==> flow/design.v <==
module FPmult_opt_pipe_SSM(X,Y,M, clk,nrst);
parameter N=32; 
parameter Ne=8; 
parameter Nm=23; 
parameter offset_param = 2**(Ne-1)-1;
input clk, nrst;
input  wire [N-1:0] X,Y;
output wire [N-1:0] M;
wire signX, signY;
wire [Ne-1:0] esX, esY;
assign signX=X[N-1]; 
assign signY=Y[N-1];
assign esX=X[N-2:(N-2)-Ne+1]; 
assign esY=Y[N-2:(N-2)-Ne+1];
wire [Nm-1:0] mX_tmp, mY_tmp;
assign mX_tmp=X[(N-2)-Ne:0]; 
assign mY_tmp=Y[(N-2)-Ne:0];
parameter Nm_tmp=Nm+1;
wire [(Nm+3)-1:0] mM_tmp;
wire sel;
wire [(Nm+2)-1:0]mM_tmp2;
reg [(Nm+2)-1:0] mM_FF;
reg sel_FF;
MMssm_n23_m12 Mult (.a(mX_tmp), .b(mY_tmp), .ris(mM_tmp)); 
assign sel = mM_tmp[(Nm+3)-1] || mM_tmp[(Nm+3)-2]; 
always@(posedge clk or negedge nrst)begin
    if(nrst==1'b0)
        mM_FF<={(Nm+2){1'b0}};
    else
        mM_FF<={~mM_tmp[(Nm+3)-2],mM_tmp[(Nm+3)-3:0]};
end
always@(posedge clk or negedge nrst)begin
    if(nrst==1'b0)
        sel_FF<=1'b0;
    else
        sel_FF<=sel;
end
assign mM_tmp2 = mM_FF + {sel_FF,~sel_FF};
assign M[Nm-1:0] = (sel_FF==1'b1)? mM_tmp2[(Nm+2)-1:2] : mM_tmp2[(Nm+2)-2:1]; 
wire [Ne-1:0] esM_tmp;
wire [Ne-1:0] exp_offset;
reg [Ne-1:0] esM_FF;
assign exp_offset = offset_param;
assign esM_tmp = esX + esY - exp_offset;
always@(posedge clk or negedge nrst)begin
    if(nrst==1'b0)
        esM_FF<={Ne{1'b0}};
    else
        esM_FF<=esM_tmp;
end
assign M[N-2:Nm] = esM_FF + sel_FF;
wire s_tmp;
reg s_FF;
assign s_tmp=signX ^ signY;
always@(posedge clk or negedge nrst)begin
    if(nrst==1'b0)
        s_FF<=1'b0;
    else
        s_FF<=s_tmp;
end
assign M[N-1] = s_FF;
endmodule
module MMssm_n23_m12(a, b, ris);
input wire [22:0] a;
input wire [22:0] b;
output wire [25:0] ris;
wire alfa_a, alfa_b;
reg  [11:0] assm, bssm;
assign alfa_a = (a[22] || a[21] || a[20] || a[19] || a[18] || a[17] || a[16] || a[15] || a[14] || a[13] || a[12]);
assign alfa_b = (b[22] || b[21] || b[20] || b[19] || b[18] || b[17] || b[16] || b[15] || b[14] || b[13] || b[12]);
always@* begin
    case({alfa_a,alfa_b})
        2'b00 : assm <= 12'd0;
        2'b01 : assm <= 12'd0;
        2'b10 : assm <= 12'd0;
        default: assm <= a[22:17];
    endcase
end
always@* begin
    case({alfa_a,alfa_b})
        2'b00 : bssm <= b[11];
        2'b01 : bssm <= b[22];
        2'b10 : bssm <= b[11];
        default: bssm <= b[22:17];
    endcase
end
reg [11:0] assum,bssum;
always@* begin
    case({alfa_a,alfa_b})
        2'b00 : assum <= a[11:0];
        2'b01 : assum <= a[11];
        2'b10 : assum <= a[22:11];
        default: assum <= a[22:11];
    endcase
end
always@* begin
    case({alfa_a,alfa_b})
        2'b00 : bssum <= b[11:0];
        2'b01 : bssum <= b[22:11];
        2'b10 : bssum <= b[11];
        default: bssum <= b[22:11];
    endcase
end
wire [13:0] mac_ssm;
assign mac_ssm = assm*   bssm +assum+bssum;
assign ris = ({alfa_a, alfa_b}==2'd0)? {mac_ssm,1'd0} : {mac_ssm, 12'd0};
endmodule
# Tool chain data of FPmult_opt_pipe_SSM
# The steps from the RTL of FPmult_opt_pipe_SSM to its reports follow in flow order.
# Line numbers count from 1 in the design file above.
# Cell names lack the library's common part.
design:
  top_module: "FPmult_opt_pipe_SSM"
  clock_port: "clk"
  lib: "sky130hd"
  lib_corner: "tt_025C_1v80"

# Word level
# Yosys after proc, flatten, opt, wreduce and memory -nomap, before mapping. Enables and synchronous resets that opt folds into registers are not counted as muxes. Memory bits, and registers merged into a memory's read port (data or address), are not among the register bits. Print and check cells are not counted. Equal cells are merged and count once.
word_totals:
  out_inout_bits: 32
  word_cells: 46
  reg_bits: 35
  input_bits: 66
op_classes:
  muxes: 6
  multipliers: 1
  add_sub_neg: 6
  n_reduce_logical: 24
  eq_ne: 2
  bitwise: 3
ops:
  columns: ["operator", "count"]
  rows:
  - ["multiplier 6 x 6 -> 12 bit", 1]
  - ["case mux 12 bit (select 2 bit)", 2]
  - ["adder 14 x 12 -> 14 bit", 2]
  - ["2-to-1 mux 26 bit", 1]
  - ["adder 25 x 2 -> 25 bit", 1]
  - ["2-to-1 mux 23 bit", 1]
  - ["logical OR 1 bit", 21]
  - ["case mux 6 bit (select 2 bit)", 1]
  - ["adder 8 x 1 -> 8 bit", 1]
  - ["subtractor 8 x 7 -> 8 bit with constant B", 1]
  - ["adder 8 bit", 1]
  - ["2-to-1 mux 6 bit", 1]
  - ["OR reduction 3 bit", 1]
  - ["inverter 1 bit", 2]
  - ["equality test 2 x 1 -> 1 bit with constant B", 1]
  - ["equality test 2 bit with constant B", 1]
  - ["zero test 2 bit", 1]
  - ["OR reduction 2 bit", 1]
  - ["bitwise XOR 1 bit", 1]

# Depth
# Yosys ltp: most cells in a row. Word level: on the elaborated netlist, between registers, memories and ports. Mapped: between sequential cells and ports; inverters and the memories' decode and read muxes count.
depth:
  ltp_word: 18
  ABC_AREA: 0
  mapped_depth: 23
  depth_no_buf: 23

# After synthesis
# Yosys stat after the flow's synthesis: flattened, memories mapped to cells. It holds for the ABC_AREA given above (unset counts as 0); a run with the other value may have another netlist.
by_type:
  columns: ["type", "count", "area_total_um2"]
  rows:
  - ["dfrtp_1", 34, 850.816]
  - ["fa_1", 31, 620.595]
  - ["ha_1", 47, 588.064]
  - ["a21oi_1", 46, 230.221]
  - ["nand2_1", 51, 191.434]
  - ["nor2_1", 49, 183.926]
  - ["inv_1", 46, 172.666]
  - ["and2_1", 27, 168.912]
  - ["xor2_1", 19, 166.41]
  - ["xnor2_1", 16, 140.134]
  - ["a21o_1", 14, 105.101]
  - ["mux2i_1", 8, 80.077]
  - ["o21ai_0", 16, 80.077]
  - ["nor3_1", 14, 70.067]
  - ["nand3_1", 12, 60.058]
  - ["buf_6", 5, 56.304]
  - ["a211oi_1", 6, 45.043]
  - ["and3_1", 6, 37.536]
# Not listed: further types 38, cells in them 75.
synth_totals:
  sequential_area_um2: 850.8
  ff_cells: 34
  synth_area_um2: 4436.8
  buf_cells: 17
  cell_count: 522
# The figures by module come from a second, unflattened synthesis with its own total; it is not the netlist above.
unflattened:
  hier_cells: 607
  area_unflattened_um2: 5237.5
# Each row is one instance without its submodules.
by_module:
  columns: ["module", "mod_seq_area_um2", "cells", "area_um2", "n_inst"]
  rows:
  - ["FPmult_opt_pipe_SSM", 875.8, 290, 2642.5, 1]
  - ["MMssm_n23_m12", 0.0, 317, 2595.0, 1]

# Timing after synthesis
# Source: OpenSTA report_checks on the synthesized netlist (no wires, ideal clock, input and output delay 20% of the period each), path of least setup slack; recovery checks are left aside. Register names are those of the netlist, which keeps one name where synthesis merged equal registers.
synth_path:
  path_kind: "input -> register"
  start: "input X[20]"
  end: "register mM_FF[13]"
  t_required_ps: 6395
  path_delay_ps: 4778
  path_slack_ps: 439
  path_stages: 21
  in_delay_ps: 1304
  launch_ps: 1304
  n_path_buf: 0
  period_ps: 6520
  setup_time_ps: 125
  arrival_ps: 5957
  period_less_setup_slack_ps: 6081
# "path_delay_ps" = arrival - input delay + setup time.
# "path_stages" counts driving pins, that of a launching flip-flop among them; a cell with two outputs on the path counts twice.
# "period_less_setup_slack_ps" = period - worst setup slack (recovery checks aside). The figure is calculated, with input and output delays left at 20% of the set period.
# Between the ends stands the longest chain of elaborated cells between them, by number of cells; it is not shown to be the way that was timed. Of several equally long chains one is given.
# A line is the first line of the expression or statement that the cell stems from. Yosys adds cells for indexed reads and writes and turns some case tables into memories.
synth_between:
  cell_sequence: "and2_1 fa_1 inv_1 fa_1 fa_1 inv_1 ha_1 a21o_1 a21oi_1 o21ai_0 o41ai_1 xor2_1 fa_1 inv_1 ha_1 nand2_1 o21ai_0 inv_1 o211ai_1 xnor2_1 mux2_2"
  elab_chain_cells: 16
  cells_between: 22
  classes_between: "add/sub (2); mul (1); eq/ne (2); mux (5); reduce/logical (12)"
synth_rtl:
  columns: ["element", "line", "text"]
  rows:
  - ["from (decl)", 7, "input  wire [N-1:0] X,Y;"]
  - ["logical OR 1 bit x9", 69, "assign alfa_a = (a[22] || a[21] || a[20] || a[19] || a[18] || a[17] || a[16] || a[15] || a[14] || a[13] || a[1 ..."]
  - ["equality test 2 x 1 -> 1 bit", 72, "case({alfa_a,alfa_b})"]
  - ["OR reduction 3 bit", null, null]
  - ["2-to-1 mux 6 bit", 72, null]
  - ["multiplier 6 x 6 -> 12 bit", 105, "assign mac_ssm = assm*   bssm +assum+bssum;"]
  - ["adder 14 x 12 -> 14 bit x2", 105, null]
  - ["2-to-1 mux 26 bit", 106, "assign ris = ({alfa_a, alfa_b}==2'd0)? {mac_ssm,1'd0} : {mac_ssm, 12'd0};"]
  - ["to (assign)", 28, "mM_FF<={(Nm+2){1'b0}};"]
  - ["to (assign)", 30, "mM_FF<={~mM_tmp[(Nm+3)-2],mM_tmp[(Nm+3)-3:0]};"]
  - ["to (decl)", 22, "reg [(Nm+2)-1:0] mM_FF;"]

# Timing after layout
# From the final timing report of run 1: the path of least setup slack in the routed layout; clock arrival at registers is part of the times.
# The path's times are printed in steps of 10 ps; the period is the one set.
layout_path:
  path_kind: "input -> register"
  start: "input X[20]"
  end: "register mM_FF[13]"
  path_stages: 23
  path_slack_ps: -30
  arrival_ps: 6770
  t_required_ps: 6750
  n_path_buf: 3
  in_delay_ps: 1320
  launch_ps: 1320
  setup_time_ps: 110
  period_ps: 6590
# Between the ends stands the longest chain of elaborated cells between them, by number of cells; it is not shown to be the way that was timed. Of several equally long chains one is given.
layout_between:
  cell_sequence: "clkdlybuf4s50_1 buf_4 and2_1 fa_1 fa_1 inv_1 fa_1 inv_1 ha_1 buf_4 nand2_1 o21ai_0 nor2_1 xor2_1 fa_1 inv_1 ha_1 a21oi_1 o21ai_1 inv_1 o211ai_1 xnor2_1 mux2_2"
  elab_chain_cells: 16
  cells_between: 22
  classes_between: "add/sub (2); mul (1); eq/ne (2); mux (5); reduce/logical (12)"
layout_rtl:
  columns: ["element", "line", "text"]
  rows:
  - ["from (decl)", 7, "input  wire [N-1:0] X,Y;"]
  - ["logical OR 1 bit x9", 69, "assign alfa_a = (a[22] || a[21] || a[20] || a[19] || a[18] || a[17] || a[16] || a[15] || a[14] || a[13] || a[1 ..."]
  - ["equality test 2 x 1 -> 1 bit", 72, "case({alfa_a,alfa_b})"]
  - ["OR reduction 3 bit", null, null]
  - ["2-to-1 mux 6 bit", 72, null]
  - ["multiplier 6 x 6 -> 12 bit", 105, "assign mac_ssm = assm*   bssm +assum+bssum;"]
  - ["adder 14 x 12 -> 14 bit x2", 105, null]
  - ["2-to-1 mux 26 bit", 106, "assign ris = ({alfa_a, alfa_b}==2'd0)? {mac_ssm,1'd0} : {mac_ssm, 12'd0};"]
  - ["to (assign)", 28, "mM_FF<={(Nm+2){1'b0}};"]
  - ["to (assign)", 30, "mM_FF<={~mM_tmp[(Nm+3)-2],mM_tmp[(Nm+3)-3:0]};"]
  - ["to (decl)", 22, "reg [(Nm+2)-1:0] mM_FF;"]

# Measured data: module FPmult_opt_pipe_SSM, platform sky130hd, 2 stored runs of the flow under differing settings, order arbitrary. Input and output delays are each 20% of the period that was set; the output load is 0.01 pF.
# "period_less_ws_ps" = clock period - worst setup slack. The figure is calculated, with input and output delays left at 20% of the set period.
# By "critical_path_time_ps" is meant the share of the clock period that the worst setup path is allowed (20% is reserved at inputs, 20% at outputs), minus its slack. Clock arrival times at its registers enter into it.
# By "power_total_uw" is meant OpenSTA's value without simulated activity: inputs other than the clock are taken to toggle once in ten clock periods, and the tool carries that through the logic.
# "critical_path_time_ps" is known to 10 ps.
runs:
  - name: "run 1"
    settings:
      period_ns: 6.59
      CORE_UTILIZATION: 26
      SETUP_SLACK_MARGIN: -0.55
      PLACE_DENSITY: 0.57
      CORE_ASPECT_RATIO: 1.12
      CELL_PAD_IN_SITES_GLOBAL_PLACEMENT: 3
      CELL_PAD_IN_SITES_DETAIL_PLACEMENT: 2
      GPL_ROUTABILITY_DRIVEN: 1
      SLEW_MARGIN: 30
      MAX_ROUTING_LAYER: "met4"
      CAP_MARGIN: 20
      CORE_MARGIN: 2
    results:
      setup_worst_slack_ps: -27
      critical_path_time_ps: 5300
      worst_path_kind: "input -> register"
      yosys.chip_area_um2: 4436.8
      period_less_ws_ps: 6617
      finish.utilization_pct: 36.5
      final_setup_tns_ps: -27
      finish.stdcell_area_um2: 6103.4
      die_footprint_um2: 18127.0
      power_total_uw: 2150
  - name: "run 2"
    settings:
      period_ns: 7.45
      CORE_UTILIZATION: 43
      CAP_MARGIN: 20
      CORE_MARGIN: 2
      SLEW_MARGIN: 20
    results:
      setup_worst_slack_ps: 539
      critical_path_time_ps: 5420
      worst_path_kind: "input -> register"
      yosys.chip_area_um2: 4436.8
      period_less_ws_ps: 6911
      finish.utilization_pct: 55.1
      final_setup_tns_ps: 0
      finish.stdcell_area_um2: 5607.9
      die_footprint_um2: 11146.1
      power_total_uw: 1586
